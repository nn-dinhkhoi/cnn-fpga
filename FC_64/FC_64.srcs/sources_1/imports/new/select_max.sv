==> flow/design.v <==
`timescale 1ns / 1ps
module select_max # (parameter OUT=10, DWIDTH=16)(
    input clk,
    input enable,
    input nreset,
    input [DWIDTH-1:0] in_data,
    output wire [3:0] digit,
    output wire layer_done
    );
    reg [3:0] i;
    reg [DWIDTH-1:0] max;
    reg [3:0] index;
    reg done;
    reg [3:0] digit_buffer;
    reg layer_done_buffer;
    always @(posedge clk or negedge nreset) begin
        if(~nreset) begin
            layer_done_buffer <= 1'b0;
            done <= 1'b0;
            i <= 0;
            max <= 0;
            index <= 0;
            digit_buffer <= 0;
        end
        else begin
            if(enable) begin
                if (in_data >= max && !in_data[DWIDTH-1]) begin
                        max <= in_data; 
                        index <= i;
                end
                if(i == 9) done <= 1'b1;
                i <= i + 1'b1;
            end
            else if (done) begin
                layer_done_buffer <= 1;
                digit_buffer <= index;
                i <= 0;
                max <= 0;
                index <= 0;
                done <= 0;
            end
            else begin
                layer_done_buffer <= 0;
                digit_buffer <= 0;
            end
        end
    end
    assign layer_done = layer_done_buffer;
    assign digit = digit_buffer;
endmodule
Tool chain data of select_max
Tool output for the design above, in the order of the flow. Line numbers count from 1 in the design file above. A cell with - has no value.

Top: select_max. Clock input: clk. Library: sky130hd. Corner: tt_025C_1v80.

Word-level counts
Source: Yosys, flattened and elaborated, memories not mapped. Widths are those after wreduce. Registers that Yosys merges into a memory's read port (data or address) are not register bits. Print and check cells do not count. Equal cells are merged and count once.

For flip-flop bits (word level) the number is 30. The figure for latch bits is 0. The figure for bits in writable memories is 0. The figure for ROM bits is 0. For word width x clocked read ports the number is 0. The entry for memories kept reads 0. For input port bits the number is 19.

For $add $sub $neg the number is 1. Multipliers: 0. Div/mod/pow operators: 0. The entry for magnitude comparators reads 1. The entry for equality and inequality tests reads 3. The figure for shifts and indexed selects is 0. The entry for muxes and demuxes reads 11. Bitwise operators: 0. Under reductions and logical operators stands 4.

Operator list (number): 16-bit two-way mux (3); 4-bit two-way mux (5); 16-bit >= comparator (1); 2-bit by 1-bit inequality test with 1-bit output (second input constant) (2); 4-bit by 1-bit adder with 4-bit output (second input constant) (1); 4-bit == test (second input constant) (1); 1-bit two-way mux (3); 2-bit AND reduction (1); 2-bit nonzero test (1); 1-bit logical AND (1); 1-bit logical NOT (1).

Longest topological paths
Yosys ltp: most cells in a row. Word level: on the elaborated netlist, between registers, memories and ports. Mapped: between sequential cells and ports; inverters and the memories' decode and read muxes count.

Under word-level depth stands 4. The figure for ABC_AREA is 0. Depth in mapped cells: 8. The entry for gate-level depth less buffers reads 7.

Netlist
Yosys stat after the flow's synthesis: flattened, memories mapped to cells. It holds for the ABC_AREA given above (unset counts as 0); a run with the other value may have another netlist.

Cells by type: sky130_fd_sc_hd__dfrtp_1 (number 30, total area 750.72 sq um); sky130_fd_sc_hd__o221ai_2 (number 17, total area 255.245 sq um); sky130_fd_sc_hd__ha_1 (number 18, total area 225.216 sq um); sky130_fd_sc_hd__inv_1 (number 34, total area 127.622 sq um); sky130_fd_sc_hd__nand4_1 (number 20, total area 125.12 sq um); sky130_fd_sc_hd__nand2_1 (number 26, total area 97.594 sq um); sky130_fd_sc_hd__a22o_1 (number 4, total area 35.034 sq um); sky130_fd_sc_hd__nand2b_1 (number 5, total area 31.28 sq um); sky130_fd_sc_hd__clkbuf_1 (number 7, total area 26.275 sq um); sky130_fd_sc_hd__buf_6 (number 2, total area 22.522 sq um); sky130_fd_sc_hd__o31ai_1 (number 3, total area 22.522 sq um); sky130_fd_sc_hd__a21o_1 (number 2, total area 15.014 sq um); sky130_fd_sc_hd__a21oi_1 (number 3, total area 15.014 sq um); sky130_fd_sc_hd__a211oi_2 (number 1, total area 12.512 sq um); sky130_fd_sc_hd__and2_1 (number 2, total area 12.512 sq um); sky130_fd_sc_hd__nor2b_1 (number 2, total area 12.512 sq um); sky130_fd_sc_hd__a221o_1 (number 1, total area 10.01 sq um); sky130_fd_sc_hd__a41o_1 (number 1, total area 10.01 sq um).

Not listed: further types 16, cells in them 17.

The entry for standard cells after synthesis reads 195. Cell area after synthesis: 1924.3 sq um. Mapped flip-flops: 30. The figure for buffer cells is 10.

Timing after synthesis
OpenSTA on the mapped netlist: ideal clock, no wires. The path of least setup slack (recovery checks aside). Input and output delay are each 20% of the period. Register names are those of the netlist, which keeps one name where synthesis merged equal registers.

Path type: input to register. Start point: input in_data[15]. End point: register max[15]. The entry for clock period reads 3.42 ns. The entry for setup time reads 0.120 ns. The entry for arrival time reads 2.395 ns. Slack: 0.905 ns. For path delay the number is 1.831 ns. The figure for driving pins on the path is 7. Under synthesis period reached stands 2.515 ns.

"path delay" = arrival - input delay + setup time. "driving pins on the path": output pins that drive a net of the path, with the launching flip-flop's if there is one; two outputs of one cell count as two. "synthesis period reached" is the clock period less the worst setup slack; recovery checks do not enter. This is arithmetic on one report: input and output delays are still those of the set period (20% each). The rows between start and end are the longest chain of elaborated cells between them; the timing report does not say that the signal goes this way. Where chains are equally long, one stands for them. A line is the first line of the expression or statement that the cell stems from. Yosys adds cells for indexed reads and writes and turns some case tables into memories. At most two assigning lines are given for a register; there are more.

Cell sequence: sky130_fd_sc_hd__ha_1 sky130_fd_sc_hd__and4_1 sky130_fd_sc_hd__nand4_1 sky130_fd_sc_hd__or4_1 sky130_fd_sc_hd__a41o_1 sky130_fd_sc_hd__buf_6 sky130_fd_sc_hd__and3_1. The figure for length of the longest elaborated chain is 4. For elaborated cells between the ends (all ways) the number is 7. Those cells by class: compare: 1; eq/ne: 1; mux: 2; reduce/logical: 3.

RTL lines, path after synthesis: start: declaration (line 6) `input [DWIDTH-1:0] in_data,`; 16-bit >= comparator (line 27) `if (in_data >= max && !in_data[DWIDTH-1]) begin`; 1-bit logical AND (line 27); 16-bit two-way mux (line 27); 16-bit two-way mux (line 26) `if(enable) begin`; end: assignment (line 21) `max <= 0;`; end: assignment (line 28) `max <= in_data;`; end: declaration (line 11) `reg [DWIDTH-1:0] max;`.

==> results <==
Module select_max, platform sky130hd: 2 stored runs of the flow (Yosys, OpenROAD) with differing settings, in no particular order. Input and output delays are each 20% of the period that was set; the output load is 0.01 pF.

Flow run A has these settings: period_ns 2.62; CORE_UTILIZATION 69; SETUP_SLACK_MARGIN 0.63; PLACE_DENSITY 0.89; HOLD_SLACK_MARGIN 0.09; GPL_TIMING_DRIVEN 1; GPL_ROUTABILITY_DRIVEN 1; SLEW_MARGIN 40; CAP_MARGIN 20; CORE_MARGIN 2. Outcome: no results, routing failed with DPL-0033.

Flow run B has these settings: period_ns 3.98; CORE_UTILIZATION 56; SETUP_SLACK_MARGIN 1.18; PLACE_DENSITY_LB_ADDON 0.14; HOLD_SLACK_MARGIN 0.04; CELL_PAD_IN_SITES_GLOBAL_PLACEMENT 2; GPL_ROUTABILITY_DRIVEN 0; CTS_CLUSTER_SIZE 95; MIN_ROUTING_LAYER met1; CAP_MARGIN 20; CORE_MARGIN 2; SLEW_MARGIN 20. Outcome: no results, placement failed with FLW-0024.
