==> flow/design.v <==
`timescale 1ns / 1ps
module controller
#(parameter BUFFER_SIZE = 64, NUM_DATA = 16)
(
    input clk,
    input nreset, 
    input buf_ready_data,
    input buf_ready_bias,
    input buf_ready_weight,
    output reg re_data,
    output reg re_bias,
    output reg re_weight,
    output reg load_en
    );
    reg [11:0] count;
    always @(posedge clk or negedge nreset) begin
        if (~nreset) begin
            re_data <= 0;
            re_bias <= 0;
            re_weight <= 0;
            load_en <= 0;
            count <= 0;
        end
        else begin
            if (buf_ready_data & buf_ready_bias & buf_ready_weight) begin
                re_data <= 1;
                re_weight <= 1;
                if( re_data & re_weight ) begin
                    load_en <= 1;
                    if ( count >= BUFFER_SIZE/NUM_DATA - 2 ) begin
                        re_bias <= 1;
                        count <= 0;
                    end
                    else begin
                        re_bias <= 0;
                        count <= count + 1;
                    end
                end
                else begin
                    load_en <= 0;
                    re_bias <= 0;
                    count <= 0;
                end
            end
            else begin
                re_data <= 0;
                re_weight <= 0;
                re_bias <= 0;
                load_en <= 0;
                count <= 0;
            end
        end 
    end
endmodule
# Reports on controller
# Tool output for the design above, in the order of the flow.
# Line numbers count from 1 in the design file above.
# Library cell names are shortened.
setup:
  top_module: "controller"
  clock: "clk"
  lib: "sky130hd"
  pvt_corner: "tt_025C_1v80"

# Elaborated design
# Yosys after proc, flatten, opt, wreduce and memory -nomap, before mapping. Enables and synchronous resets that opt folds into registers are not counted as muxes. Memory bits, and registers merged into a memory's read port (data or address), are not among the register bits. Print and check cells are not counted. Equal cells are merged and count once.
bits:
  regBits: 15
  inputBits: 5
  out_inout_bits: 4
  word_cells: 17
op_classes:
  add_sub_neg: 1
  n_cmp: 1
  n_mux: 9
  logic: 2
ops:
  columns: ["op", "n"]
  rows:
  - ["two-way mux 12 bit", 3]
  - ["adder 12 x 1 -> 12 bit (second input constant)", 1]
  - [">= comparator 12 x 2 -> 1 bit (second input constant)", 1]
  - ["two-way mux 1 bit", 6]
  - ["bitwise AND 1 bit", 2]

# Depth
# Depth = most cells in a row (Yosys ltp): at word level without a register or memory, in the mapped netlist without a sequential cell, where the memories' decode and read muxes count.
depth:
  depth_word: 4
  ABC_AREA: 0
  mapped_depth: 5
  ltp_nobuf: 5

# After synthesis
# The flow's flattened synthesis, as Yosys stat reports it; memories are mapped. The netlist is that of the ABC_AREA named above (0 if unset); the other value can give another one.
synth_totals:
  stdcells: 32
  synth_area_um2: 538.0
  seqArea_um2: 375.4
  ffs: 15
  buf_cells: 1
types:
  columns: ["cell", "n", "area_total_um2"]
  rows:
  - ["dfrtp_1", 15, 375.36]
  - ["nor4_4", 3, 63.811]
  - ["ha_1", 2, 25.024]
  - ["nand4_2", 1, 12.512]
  - ["nor2_1", 3, 11.261]
  - ["and4_1", 1, 8.758]
  - ["xnor2_1", 1, 8.758]
  - ["buf_4", 1, 7.507]
  - ["and2_1", 1, 6.256]
  - ["and3_1", 1, 6.256]
  - ["nand3_1", 1, 5.005]
  - ["conb_1", 1, 3.754]
  - ["inv_1", 1, 3.754]

# Worst setup path after synthesis
# Source: OpenSTA report_checks on the synthesized netlist (no wires, ideal clock, input and output delay 20% of the period each), path of least setup slack; recovery checks are left aside. Register names are those of the netlist, which keeps one name where synthesis merged equal registers.
synth_path:
  kind: "register to register"
  from: "register count[1]"
  to: "register re_bias"
  clock_period_ns: 1.72
  setup_ns: 0.119
  t_arrival_ns: 1.090
  required_time_ns: 1.601
  slack_ns: 0.511
  delay_ns: 1.209
  stages: 5
  path_buffers: 0
  period_less_setup_slack_ns: 1.209
# "delay_ns" = arrival - input delay + setup time.
# "stages": output pins that drive a net of the path, with the launching flip-flop's if there is one; two outputs of one cell count as two.
# "period_less_setup_slack_ns" is the clock period less the worst setup slack; recovery checks do not enter. This is arithmetic on one report: input and output delays are still those of the set period (20% each).
# The rows between start and end are the longest chain of elaborated cells between them; the timing report does not say that the signal goes this way. Where chains are equally long, one stands for them.
# A line is the first line of the expression or statement that the cell stems from. Yosys adds cells for indexed reads and writes and turns some case tables into memories.
# At most two assigning lines are given for a register; there are more.
synth_between:
  path_cell_list: "dfrtp_1 ha_1 nor4_4 nand3_1 and2_1"
  elab_chain_cells: 4
  cells_between: 4
  lines_between: 3
synth_rtl:
  columns: ["item", "line", "text"]
  rows:
  - ["start: declaration", 15, "reg [11:0] count;"]
  - ["start: assignment", 22, "count <= 0;"]
  - ["start: assignment", 36, "count <= count + 1;"]
  - [">= comparator 12 x 2 -> 1 bit", 30, "if ( count >= BUFFER_SIZE/NUM_DATA - 2 ) begin"]
  - ["two-way mux 1 bit", 30, null]
  - ["two-way mux 1 bit", 28, "if( re_data & re_weight ) begin"]
  - ["two-way mux 1 bit", 25, "if (buf_ready_data & buf_ready_bias & buf_ready_weight) begin"]
  - ["end: assignment", 19, "re_bias <= 0;"]
  - ["end: assignment", 31, "re_bias <= 1;"]
  - ["end: declaration", 11, "output reg re_bias,"]

# Path in the finished layout
# From the final timing report of flow run 1: the path of least setup slack in the routed layout; clock arrival at registers is part of the times.
layout_path:
  kind: "register to register"
  from: "register count[1]"
  to: "register count[2]"
  clock_period_ns: 0.901
  setup_ns: 0.06
  t_arrival_ns: 1.34
  required_time_ns: 1.11
  slack_ns: -0.23
  stages: 5
  path_buffers: 0
# The rows between start and end are the longest chain of elaborated cells between them; the timing report does not say that the signal goes this way. Where chains are equally long, one stands for them.
# At most two assigning lines are given for a register; there are more.
layout_between:
  path_cell_list: "dfrtp_1 ha_2 nor4_4 nand4_2 nor2_1"
  elab_chain_cells: 4
  cells_between: 5
  lines_between: 4
layout_rtl:
  columns: ["item", "line", "text"]
  rows:
  - ["start: declaration", 15, "reg [11:0] count;"]
  - ["start: assignment", 22, "count <= 0;"]
  - ["start: assignment", 36, "count <= count + 1;"]
  - ["adder 12 x 1 -> 12 bit", 36, null]
  - ["two-way mux 12 bit", 30, "if ( count >= BUFFER_SIZE/NUM_DATA - 2 ) begin"]
  - ["two-way mux 12 bit", 28, "if( re_data & re_weight ) begin"]
  - ["two-way mux 12 bit", 25, "if (buf_ready_data & buf_ready_bias & buf_ready_weight) begin"]
  - ["end: assignment", 22, null]
  - ["end: assignment", 36, null]
  - ["end: declaration", 15, null]

Appendix: measured runs

Measured results for controller: 2 stored runs of the Yosys and OpenROAD flow on sky130hd. The settings differ; the order carries no meaning. The constraints put input and output delay at 20% of the set period each and load the outputs with 0.01 pF.
"timing.achieved_period_ns": clock period set for the run, less the worst setup slack. It is reckoned from that one timing run; input and output delays stay at 20% of the period that was set.
"worst_path_time_ns" = time allowed to the worst setup path (clock period - input delay - output delay, where it has them) - its slack; a late launch clock adds to it, a late capture clock takes from it.
"power.total_uw" rests on the timing tool's default activity at the inputs, not on a simulated workload.

--- flow run 1 ---
==> flow/run.sh <==
#!/bin/bash
# the make line also repeats the synthesis and layout settings of config.mk as NAME=value (left out here)
make -C /OpenROAD-flow-scripts/flow DESIGN_CONFIG=/design/flow/config.mk WORK_HOME=/design/flow/orfs CLKGATE_MAP_FILE= finish
==> flow/config.mk <==
export PLATFORM = sky130hd
export DESIGN_NAME = controller
export DESIGN_NICKNAME = controller
export VERILOG_FILES = /design/flow/design.v
export SDC_FILE = /design/flow/constraint.sdc
export NUM_CORES = 4
export LEC_CHECK = 0
export CAP_MARGIN = 20
export CORE_MARGIN = 2
export CORE_UTILIZATION = 18
export GPL_TIMING_DRIVEN = 1
export MAX_ROUTING_LAYER = met5
export PLACE_DENSITY_LB_ADDON = 0.05
export SLEW_MARGIN = 5
==> flow/constraint.sdc <==
create_clock -name core_clock -period 0.901 [get_ports {clk}]
set_input_delay 0.1802 -clock core_clock [delete_from_list [all_inputs] [get_ports {clk}]]
set_output_delay 0.1802 -clock core_clock [all_outputs]
set_load 0.01 [all_outputs]

==> results, as YAML <==
results:
  synth_area_um2: 538.0
  die_um2: 3442.2
  final_stdcell_area_um2: 734.5
  finalUtil_frac: 0.262
  setup_worst_slack_ns: -0.226
  power.total_uw: 1159
  timing.achieved_period_ns: 1.127
  worst_path_time_ns: 1.13
  critical_path_kind: "register to register"

--- flow run 2 ---
==> flow/run.sh <==
#!/bin/bash
# the make line also repeats the synthesis and layout settings of config.mk as NAME=value (left out here)
make -C /OpenROAD-flow-scripts/flow DESIGN_CONFIG=/design/flow/config.mk WORK_HOME=/design/flow/orfs CLKGATE_MAP_FILE= finish
==> flow/config.mk <==
export PLATFORM = sky130hd
export DESIGN_NAME = controller
export DESIGN_NICKNAME = controller
export VERILOG_FILES = /design/flow/design.v
export SDC_FILE = /design/flow/constraint.sdc
export NUM_CORES = 4
export LEC_CHECK = 0
export ABC_AREA = 1
export CAP_MARGIN = 20
export CELL_PAD_IN_SITES_DETAIL_PLACEMENT = 0
export CORE_MARGIN = 2
export CORE_UTILIZATION = 24
export CTS_CLUSTER_SIZE = 62
export PLACE_DENSITY = 0.39
export SLEW_MARGIN = 20
==> flow/constraint.sdc <==
create_clock -name core_clock -period 1.13 [get_ports {clk}]
set_input_delay 0.2260 -clock core_clock [delete_from_list [all_inputs] [get_ports {clk}]]
set_output_delay 0.2260 -clock core_clock [all_outputs]
set_load 0.01 [all_outputs]

==> results, as YAML <==
results:
  synth_area_um2: 514.2
  die_um2: 2529.1
  final_stdcell_area_um2: 725.7
  finalUtil_frac: 0.366
  setup_worst_slack_ns: 0.054
  power.total_uw: 923.5
  timing.achieved_period_ns: 1.076
  worst_path_time_ns: 1.08
  critical_path_kind: "register to register"
